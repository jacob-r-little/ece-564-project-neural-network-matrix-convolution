==> flow/design.v <==
module MyDesign (
	input	wire dut_run	, 
	output	reg dut_busy	,
	input	wire reset_b	,  
	input	wire clk	,
	output reg        input_sram_write_enable	,
	output reg [11:0] input_sram_write_addresss	,
	output reg [15:0] input_sram_write_data		,
	output reg [11:0] input_sram_read_address	,
	input wire [15:0] input_sram_read_data		,
	output reg        output_sram_write_enable	,
	output reg [11:0] output_sram_write_addresss	,
	output reg [15:0] output_sram_write_data	,
	output reg [11:0] output_sram_read_address	,
	input wire [15:0] output_sram_read_data		,
	output reg        scratchpad_sram_write_enable		,
	output reg [11:0] scratchpad_sram_write_addresss	,
	output reg [15:0] scratchpad_sram_write_data		,
	output reg [11:0] scratchpad_sram_read_address		,
	input wire [15:0] scratchpad_sram_read_data		,
	output reg        weights_sram_write_enable	,
	output reg [11:0] weights_sram_write_addresss	,
	output reg [15:0] weights_sram_write_data	,
	output reg [11:0] weights_sram_read_address	,
	input wire [15:0] weights_sram_read_data
);
reg [2:0] state;
reg [5:0] N_1;	 
reg [11:0] frame_pointer;
reg [3:0] counter;
reg [5:0] row;
reg [5:0] col;
reg signed [7:0] IN_REG [0:15];
reg signed [7:0] K_REG [0:8];
reg signed [19:0] MAC [0:3];
reg signed [7:0] OUT_REG;
reg OUT_wait;
reg [2:0] next_state;
wire [5:0] frame_offset [0:2];
wire frame_offset_1;
wire signed [15:0] mult [0:3];
wire signed [19:0] pool_mid [0:1];
wire signed [19:0] pool_out;
wire signed [19:0] ReLU_mid;
wire signed [7:0] ReLU_out;
integer i;
parameter
	S_reset = 3'd0,
	S_read_K = 3'd1,
	S_get_N = 3'd2,
	S_read_IN = 3'd3,
	S_update_pos = 3'd4,
	S_MAC = 3'd5,
	S_OUT = 3'd6,
	S_update_FP = 3'd7;
always@(*)
begin
	casex(state)
		S_reset:
			if (dut_run) next_state = S_read_K;
			else next_state = S_reset;
		S_read_K:
			if (counter == 5) next_state = S_get_N;
			else next_state = S_read_K;
		S_get_N:
			if (counter < 1) next_state = S_get_N;
			else if (input_sram_read_data == 16'hFFFF) next_state = S_reset;
			else next_state = S_read_IN;
		S_read_IN:
			if (((col != 0) && (counter == 4)) || (counter == 8)) next_state = S_update_pos;
			else next_state = S_read_IN;
		S_update_pos:
			next_state = S_MAC;
		S_MAC:
			if (counter == 8) next_state = S_OUT;
			else next_state = S_MAC;
		S_OUT:
			next_state = S_update_FP;
		S_update_FP:
			if ((row == 0) && (col == 0)) next_state = S_get_N;
			else next_state = S_read_IN;
	endcase
	input_sram_write_enable = 0;
	weights_sram_write_enable = 0;
	output_sram_write_enable = 1;
	weights_sram_read_address = counter;
	if (state == S_reset) input_sram_read_address = 0;
	else if (next_state == S_get_N) input_sram_read_address = frame_pointer;
	else input_sram_read_address = frame_pointer + frame_offset[0] + frame_offset[1] + frame_offset[2] + frame_offset_1;
end
always@(posedge clk)
begin
	if (!reset_b) state <= S_reset;
	else state <= next_state;
	if (state == S_reset) dut_busy <= 0;
	else dut_busy <= 1;
	if (state == next_state) counter <= counter + 1;
	else counter <= 0;
	if (state == S_read_K)
	begin
		if ((counter > 0) && (counter < 5))
		begin
			K_REG[(counter - 1) << 1] = weights_sram_read_data[15:8];
			K_REG[((counter - 1) << 1) + 1] = weights_sram_read_data[7:0];
    		end
		else if (counter == 5) K_REG[(counter - 1) << 1] = weights_sram_read_data[15:8];
	end
	if (state == S_get_N) N_1 <= input_sram_read_data[6:0] >> 1;
	if ((state == S_read_IN) && (counter > 0))
	begin
		if (col == 0)
		begin
			IN_REG[(counter - 1) << 1] = input_sram_read_data[15:8];
			IN_REG[((counter - 1) << 1) + 1] = input_sram_read_data[7:0];
		end
		else
		begin
			IN_REG[((counter - 1) << 2)] = IN_REG[((counter - 1) << 2) + 2];
			IN_REG[((counter - 1) << 2) + 1] = IN_REG[((counter - 1) << 2) + 3];
			IN_REG[((counter - 1) << 2) + 2] = input_sram_read_data[15:8];
			IN_REG[((counter - 1) << 2) + 3] = input_sram_read_data[7:0];
		end
	end
	if (state == S_reset)
	begin
		row <= 0;
		col <= 0;
	end
	if (state == S_update_pos)
	begin
		if ((row == (N_1 - 2)) && (col == (N_1 - 2))) row <= 0;
		else if (col == (N_1 - 2)) row <= row + 1;
		else row <= row;
		if (col == (N_1 - 2)) col <= 0;
		else col <= col + 1;
	end
	if (state == S_MAC)
		for (i = 0; i < 4; i = i + 1) MAC[i] <= MAC[i] + mult[i];
	else
		for (i = 0; i < 4; i = i + 1) MAC[i] <= 0;
	if (state == S_reset)
	begin
		output_sram_write_data <= 0;
		output_sram_write_addresss <= -1;
		OUT_REG <= 0;
		OUT_wait <= 0;
	end
	else if (state == S_OUT)
	begin
		if (OUT_wait)
		begin
			output_sram_write_data <= {OUT_REG, ReLU_out};
			output_sram_write_addresss <= output_sram_write_addresss + 1;
			OUT_REG <= 0;
			OUT_wait <= 0;
		end
		else if ((row == 0) && (col == 0))
		begin
			output_sram_write_data <= {ReLU_out, 8'd0};
			output_sram_write_addresss <= output_sram_write_addresss + 1;
			OUT_REG <= 0;
			OUT_wait <= 0;
		end
		else
		begin
			output_sram_write_data <= output_sram_write_data;
			OUT_REG <= ReLU_out;
			OUT_wait <= 1;
		end
	end
	if (state == S_reset) frame_pointer <= 0;
	else if (state == S_get_N && counter == 0) frame_pointer <= frame_pointer + 1;
	else if (state == S_update_FP)
	begin
		if ((row == 0) && (col == 0)) frame_pointer <= frame_pointer + N_1 + N_1 + N_1 + 2;
		else if (col == 0) frame_pointer <= frame_pointer + N_1 + 2;
		else frame_pointer <= frame_pointer + 1;
	end
end
assign frame_offset[0] = ((col == 0) ? (counter > 1) : (counter > 0)) ? N_1 : 0;
assign frame_offset[1] = ((col == 0) ? (counter > 3) : (counter > 1)) ? N_1 : 0;
assign frame_offset[2] = ((col == 0) ? (counter > 5) : (counter > 2)) ? N_1 : 0;
assign frame_offset_1 = (col != 0) ? 1 : counter[0];
assign mult[0] = IN_REG[counter +     (counter > 2) + (counter > 5)] * K_REG[counter];
assign mult[1] = IN_REG[counter + 1 + (counter > 2) + (counter > 5)] * K_REG[counter];
assign mult[2] = IN_REG[counter + 4 + (counter > 2) + (counter > 5)] * K_REG[counter];
assign mult[3] = IN_REG[counter + 5 + (counter > 2) + (counter > 5)] * K_REG[counter];
assign pool_mid[0] = (MAC[0] > MAC[1]) ? MAC[0] : MAC[1];
assign pool_mid[1] = (MAC[2] > MAC[3]) ? MAC[2] : MAC[3];
assign pool_out = (pool_mid[0] > pool_mid[1]) ? pool_mid[0] : pool_mid[1];
assign ReLU_mid = (pool_out < 8'sd0) ? 8'sd0 : pool_out; 
assign ReLU_out = (ReLU_mid > 8'sd127) ? 8'sd127 : ReLU_mid;
endmodule
# Reports on MyDesign

Tool output for the design above, in the order of the flow.
Lines are those of the file above, counted from 1.
Not given: n/a

Design top: MyDesign
Clock port: clk
Cell library: sky130hd
Library corner: tt_025C_1v80

# Word level

Source: Yosys, flattened and elaborated. Widths are those after wreduce. Print and check cells do not count.
Yosys's memory passes give these memory sizes; they may raise the number of words (mostly to a power of two), join words into wider ones and drop unused or constant bits.

Register bits after elaboration: 283
RAM bits: 72
Clocked read ports x word width: 8
Memories: 1
Word-level cells: 537

$add $sub $neg: 34
Multiply operators: 4
Magnitude comparators: 16
Equality and inequality tests: 162
Multiplexer cells: 167
Bitwise operators: 1
Reductions and logical operators: 121

Memories:

| memory | depth | bits a word | rd ports | write ports | RTL line | source |
| K_REG  | 9     | 8           | 1        | 2           | 34       | `reg signed [7:0] K_REG [0:8];` |

Operators with widths:

| kind                                                                           | count |
| 15-bit OR reduction                                                            | 64 |
| 8-bit parallel mux with 2-bit select                                           | 60 |
| 8-bit by 8-bit multiplier with 16-bit output                                   | 4 |
| 8-bit parallel mux with 16-bit select                                          | 4 |
| 8-bit two-way mux                                                              | 55 |
| 4-bit equality test (second input constant)                                    | 65 |
| 8-bit parallel mux with 15-bit select                                          | 2 |
| 4-bit by 3-bit equality test with 1-bit output (second input constant)         | 34 |
| 12-bit two-way mux                                                             | 8 |
| 20-bit by 16-bit adder with 20-bit output                                      | 4 |
| 20-bit two-way mux                                                             | 4 |
| 12-bit by 6-bit adder with 12-bit output                                       | 6 |
| 4-bit by 2-bit equality test with 1-bit output (second input constant)         | 16 |
| 6-bit by 32-bit equality test with 1-bit output                                | 2 |
| 20-bit greater-than comparator                                                 | 3 |
| 7-bit OR reduction                                                             | 8 |
| 6-bit two-way mux                                                              | 9 |
| 3-bit inequality test (second input constant)                                  | 17 |
| 4-bit zero test                                                                | 11 |
| 2-bit AND reduction                                                            | 18 |
| 4-bit by 1-bit adder with 4-bit output                                         | 8 |
| 4-bit by 1-bit equality test with 1-bit output (second input constant)         | 8 |
| 16-bit two-way mux                                                             | 2 |
| 12-bit by 1-bit adder with 12-bit output (second input constant)               | 2 |
| 12-bit by 2-bit adder with 12-bit output (second input constant)               | 2 |
| 3-bit equality test (second input constant)                                    | 8 |
| 3-bit parallel mux with 8-bit select                                           | 1 |
| 20-bit by 1-bit less-than comparator with 1-bit output (second input constant) | 1 |

Other operator kinds: 33; their cells: 79.

# Depth

Longest topological path by Yosys (ltp), each cell counted once; first at word level (registers and memories cut), then after technology mapping (sequential cells cut; the memories' decode and read muxes count).

Depth after elaboration: 10
ABC_AREA: 0
Mapped depth: 43
Depth with buffers taken out: 40

# Mapped cells and area

Source: synth_stat.txt of the flow (Yosys; design flattened, memories mapped). It holds for the ABC_AREA given above (unset counts as 0); a run with the other value may have another netlist.

Cells by type:

| cell type                 | count | area in all (um2) |
| sky130_fd_sc_hd__fa_1     | 372   | 7.45E+03 |
| sky130_fd_sc_hd__edfxtp_1 | 218   | 6.55E+03 |
| sky130_fd_sc_hd__ha_1     | 295   | 3,691.04 |
| sky130_fd_sc_hd__dfxtp_1  | 137   | 2,742.63 |
| sky130_fd_sc_hd__inv_1    | 443   | 1.66E+03 |
| sky130_fd_sc_hd__nor2_1   | 356   | 1.34E+03 |
| sky130_fd_sc_hd__a21oi_1  | 240   | 1.2E+03 |
| sky130_fd_sc_hd__nand2_1  | 316   | 1.19E+03 |
| sky130_fd_sc_hd__buf_4    | 125   | 938.4 |
| sky130_fd_sc_hd__a22oi_1  | 115   | 863.328 |
| sky130_fd_sc_hd__xnor2_1  | 98    | 858.323 |
| sky130_fd_sc_hd__mux2i_1  | 85    | 850.816 |
| sky130_fd_sc_hd__o21ai_0  | 146   | 730.701 |
| sky130_fd_sc_hd__nand3_1  | 119   | 595.571 |
| sky130_fd_sc_hd__mux4_2   | 26    | 585.562 |
| sky130_fd_sc_hd__and2_1   | 86    | 538.016 |
| sky130_fd_sc_hd__clkbuf_1 | 131   | 491.722 |
| sky130_fd_sc_hd__xor2_1   | 52    | 455.437 |

Not listed: further types 73, cells in them 818.

Standard cells after synthesis: 4,178
Mapped area: 38,622.0 um2
Flip-flops: 355

# Timing after synthesis

Path of least setup slack by OpenSTA after synthesis, without wires, with an ideal clock, recovery checks aside; 20% of the period is set as input and as output delay. Where synthesis merged equal registers, the netlist keeps one of their names.

Kind: reg2reg
Start point: register counter[1]
End point: register MAC[1][17]
Clock period: 9,420 ps
Library setup time: 131 ps
Arrival time: 9,153 ps
Required time: 9,289 ps
Slack: 135 ps
Delay of the path: 9,284 ps
Stages on the path: 37
Path buffers: 3
Synthesis period reached: 9,285 ps

"delay of the path" is the arrival time less input delay plus setup time.
"stages on the path": output pins that drive a net of the path, with the launching flip-flop's if there is one; two outputs of one cell count as two.
"synthesis period reached" is the clock period less the worst setup slack; recovery checks do not enter. This is arithmetic on one report: input and output delays are still those of the set period (20% each).
The rows between start and end are the longest chain of elaborated cells between them; the timing report does not say that the signal goes this way. Where chains are equally long, one stands for them.
A line is the first line of the expression or statement that the cell stems from. Yosys adds cells for indexed reads and writes and turns some case tables into memories.

Path through: sky130_fd_sc_hd__dfxtp_1 sky130_fd_sc_hd__inv_1 sky130_fd_sc_hd__ha_1 sky130_fd_sc_hd__and2_1 sky130_fd_sc_hd__buf_2 sky130_fd_sc_hd__a21oi_1 sky130_fd_sc_hd__inv_1 sky130_fd_sc_hd__ha_1 sky130_fd_sc_hd__inv_1 sky130_fd_sc_hd__ha_1 sky130_fd_sc_hd__inv_1 sky130_fd_sc_hd__o21ai_0 sky130_fd_sc_hd__ha_1 sky130_fd_sc_hd__clkbuf_1 sky130_fd_sc_hd__clkbuf_1 sky130_fd_sc_hd__nand2_1 sky130_fd_sc_hd__nor2_1 sky130_fd_sc_hd__a22o_1 sky130_fd_sc_hd__a32oi_1 sky130_fd_sc_hd__o211ai_1 sky130_fd_sc_hd__o22ai_2 sky130_fd_sc_hd__nor2b_1 sky130_fd_sc_hd__fa_1 sky130_fd_sc_hd__fa_1 sky130_fd_sc_hd__inv_1 sky130_fd_sc_hd__fa_1 sky130_fd_sc_hd__inv_1 sky130_fd_sc_hd__fa_1 sky130_fd_sc_hd__ha_1 sky130_fd_sc_hd__ha_1 sky130_fd_sc_hd__and2_1 sky130_fd_sc_hd__a31oi_1 sky130_fd_sc_hd__o21ai_0 sky130_fd_sc_hd__o41ai_1 sky130_fd_sc_hd__nor2_1 sky130_fd_sc_hd__a2111oi_0 sky130_fd_sc_hd__nor3_1
Cells in the longest elaborated chain: 7
Elaborated cells between the ends (all ways): 24

Ends and longest elaborated chain, after synthesis:

| what                                                     | RTL line | source |
| start: declaration                                       | 30       | `reg [3:0] counter;` |
| start: assignment                                        | 97       | `if (state == next_state) counter <= counter + 1;` |
| start: assignment                                        | 98       | `else counter <= 0;` |
| 4-bit by 2-bit greater-than comparator with 1-bit output | 185      | `assign mult[1] = IN_REG[counter + 1 + (counter > 2) + (counter > 5)] * K_REG[counter];` |
| 4-bit by 1-bit adder with 4-bit output x2                | 185      |  |
| 4-bit equality test                                      | 185      |  |
| 8-bit parallel mux with 16-bit select                    | 185      |  |
| 8-bit by 8-bit multiplier with 16-bit output             | 185      |  |
| 20-bit by 16-bit adder with 20-bit output                | 138      | `for (i = 0; i < 4; i = i + 1) MAC[i] <= MAC[i] + mult[i];` |
| end: assignment                                          | 138      |  |
| end: assignment                                          | 140      | `for (i = 0; i < 4; i = i + 1) MAC[i] <= 0;` |
| end: declaration                                         | 35       | `reg signed [19:0] MAC [0:3];` |

# Path in the finished layout

From the final timing report of entry B: the path of least setup slack in the routed layout; clock arrival at registers is part of the times.
The path's times are printed in steps of 10 ps; the period is the one set.

Kind: reg2reg
Start point: register counter[0]
End point: register MAC[0][19]
Clock period: 10,500 ps
Library setup time: 140 ps
Arrival time: 11,430 ps
Required time: 10,980 ps
Slack: -460 ps
Stages on the path: 31
Path buffers: 2

The rows between start and end are the longest chain of elaborated cells between them; the timing report does not say that the signal goes this way. Where chains are equally long, one stands for them.

Path through: sky130_fd_sc_hd__dfxtp_1 sky130_fd_sc_hd__buf_4 sky130_fd_sc_hd__inv_1 sky130_fd_sc_hd__ha_1 sky130_fd_sc_hd__nand2b_1 sky130_fd_sc_hd__a21oi_1 sky130_fd_sc_hd__inv_1 sky130_fd_sc_hd__ha_1 sky130_fd_sc_hd__ha_1 sky130_fd_sc_hd__or2_2 sky130_fd_sc_hd__ha_2 sky130_fd_sc_hd__nand2_1 sky130_fd_sc_hd__a21oi_1 sky130_fd_sc_hd__a22o_1 sky130_fd_sc_hd__a221oi_1 sky130_fd_sc_hd__a31oi_1 sky130_fd_sc_hd__clkbuf_1 sky130_fd_sc_hd__and2_2 sky130_fd_sc_hd__fa_1 sky130_fd_sc_hd__fa_1 sky130_fd_sc_hd__fa_1 sky130_fd_sc_hd__fa_1 sky130_fd_sc_hd__ha_1 sky130_fd_sc_hd__ha_1 sky130_fd_sc_hd__a2111oi_1 sky130_fd_sc_hd__o31ai_1 sky130_fd_sc_hd__o41ai_2 sky130_fd_sc_hd__o2111ai_1 sky130_fd_sc_hd__a21oi_1 sky130_fd_sc_hd__xnor2_1 sky130_fd_sc_hd__nor2_1
Cells in the longest elaborated chain: 7
Elaborated cells between the ends (all ways): 23
RTL lines with such cells: 2

Ends and longest elaborated chain, after layout:

| what                                                     | RTL line | source |
| start: declaration                                       | 30       | `reg [3:0] counter;` |
| start: assignment                                        | 97       | `if (state == next_state) counter <= counter + 1;` |
| start: assignment                                        | 98       | `else counter <= 0;` |
| 4-bit by 2-bit greater-than comparator with 1-bit output | 184      | `assign mult[0] = IN_REG[counter +     (counter > 2) + (counter > 5)] * K_REG[counter];` |
| 4-bit by 1-bit adder with 4-bit output x2                | 184      |  |
| 4-bit equality test                                      | 184      |  |
| 8-bit parallel mux with 16-bit select                    | 184      |  |
| 8-bit by 8-bit multiplier with 16-bit output             | 184      |  |
| 20-bit by 16-bit adder with 20-bit output                | 138      | `for (i = 0; i < 4; i = i + 1) MAC[i] <= MAC[i] + mult[i];` |
| end: assignment                                          | 138      |  |
| end: assignment                                          | 140      | `for (i = 0; i < 4; i = i + 1) MAC[i] <= 0;` |
| end: declaration                                         | 35       | `reg signed [19:0] MAC [0:3];` |

Add stored flow runs of MyDesign

MyDesign through Yosys and OpenROAD on sky130hd: 2 stored runs, unordered, with their settings and measured results. The constraints put input and output delay at 20% of the set period each and load the outputs with 0.01 pF.
"critical setup path time" is the time allowed to the run's worst setup path (the clock period less input and output delay, where it has them) less its slack. Clock arrival times count: a late capture clock shortens it, a late launch clock lengthens it.
"critical setup path time" is known to 10 ps.

## Entry A

==> flow/run.sh <==
#!/bin/bash
# the make line also repeats the synthesis and layout settings of config.mk as NAME=value (left out here)
make -C /OpenROAD-flow-scripts/flow DESIGN_CONFIG=/design/flow/config.mk WORK_HOME=/design/flow/orfs CLKGATE_MAP_FILE= finish
==> flow/config.mk <==
export PLATFORM = sky130hd
export DESIGN_NAME = MyDesign
export DESIGN_NICKNAME = MyDesign
export VERILOG_FILES = /design/flow/design.v
export SDC_FILE = /design/flow/constraint.sdc
export NUM_CORES = 4
export LEC_CHECK = 0
export CAP_MARGIN = 20
export CELL_PAD_IN_SITES_DETAIL_PLACEMENT = 1
export CELL_PAD_IN_SITES_GLOBAL_PLACEMENT = 0
export CORE_MARGIN = 5
export CORE_UTILIZATION = 63
export CTS_CLUSTER_DIAMETER = 208
export CTS_CLUSTER_SIZE = 87
export GPL_TIMING_DRIVEN = 1
export PLACE_DENSITY_LB_ADDON = 0.28
export SETUP_SLACK_MARGIN = 0.01
export SLEW_MARGIN = 20
==> flow/constraint.sdc <==
create_clock -name core_clock -period 12.6 [get_ports {clk}]
set_input_delay 2.5200 -clock core_clock [delete_from_list [all_inputs] [get_ports {clk}]]
set_output_delay 2.5200 -clock core_clock [all_outputs]
set_load 0.01 [all_outputs]

Entry A: incomplete, routing halted on GRT-0232

## Entry B

==> flow/run.sh <==
#!/bin/bash
# the make line also repeats the synthesis and layout settings of config.mk as NAME=value (left out here)
make -C /OpenROAD-flow-scripts/flow DESIGN_CONFIG=/design/flow/config.mk WORK_HOME=/design/flow/orfs CLKGATE_MAP_FILE= finish
==> flow/config.mk <==
export PLATFORM = sky130hd
export DESIGN_NAME = MyDesign
export DESIGN_NICKNAME = MyDesign
export VERILOG_FILES = /design/flow/design.v
export SDC_FILE = /design/flow/constraint.sdc
export NUM_CORES = 4
export LEC_CHECK = 0
export CAP_MARGIN = 35
export CORE_ASPECT_RATIO = 0.94
export CORE_MARGIN = 2
export CORE_UTILIZATION = 39
export CTS_CLUSTER_SIZE = 83
export GPL_TIMING_DRIVEN = 0
export MAX_ROUTING_LAYER = met4
export PLACE_DENSITY_LB_ADDON = 0.1
export SETUP_SLACK_MARGIN = -0.81
export SLEW_MARGIN = 20
export TNS_END_PERCENT = 20
==> flow/constraint.sdc <==
create_clock -name core_clock -period 10.5 [get_ports {clk}]
set_input_delay 2.1000 -clock core_clock [delete_from_list [all_inputs] [get_ports {clk}]]
set_output_delay 2.1000 -clock core_clock [all_outputs]
set_load 0.01 [all_outputs]

| result of entry B | value |
|---|---|
| netlist area reported by Yosys | 38,622.0 um2 |
| die size | 101,566.0 um2 |
| final utilization | 0.45 |
| smallest setup slack | -457 ps |
| post-route setup TNS | -2,591 ps |
| critical setup path time | 10,960 ps |
| kind of the worst setup path | reg2reg |
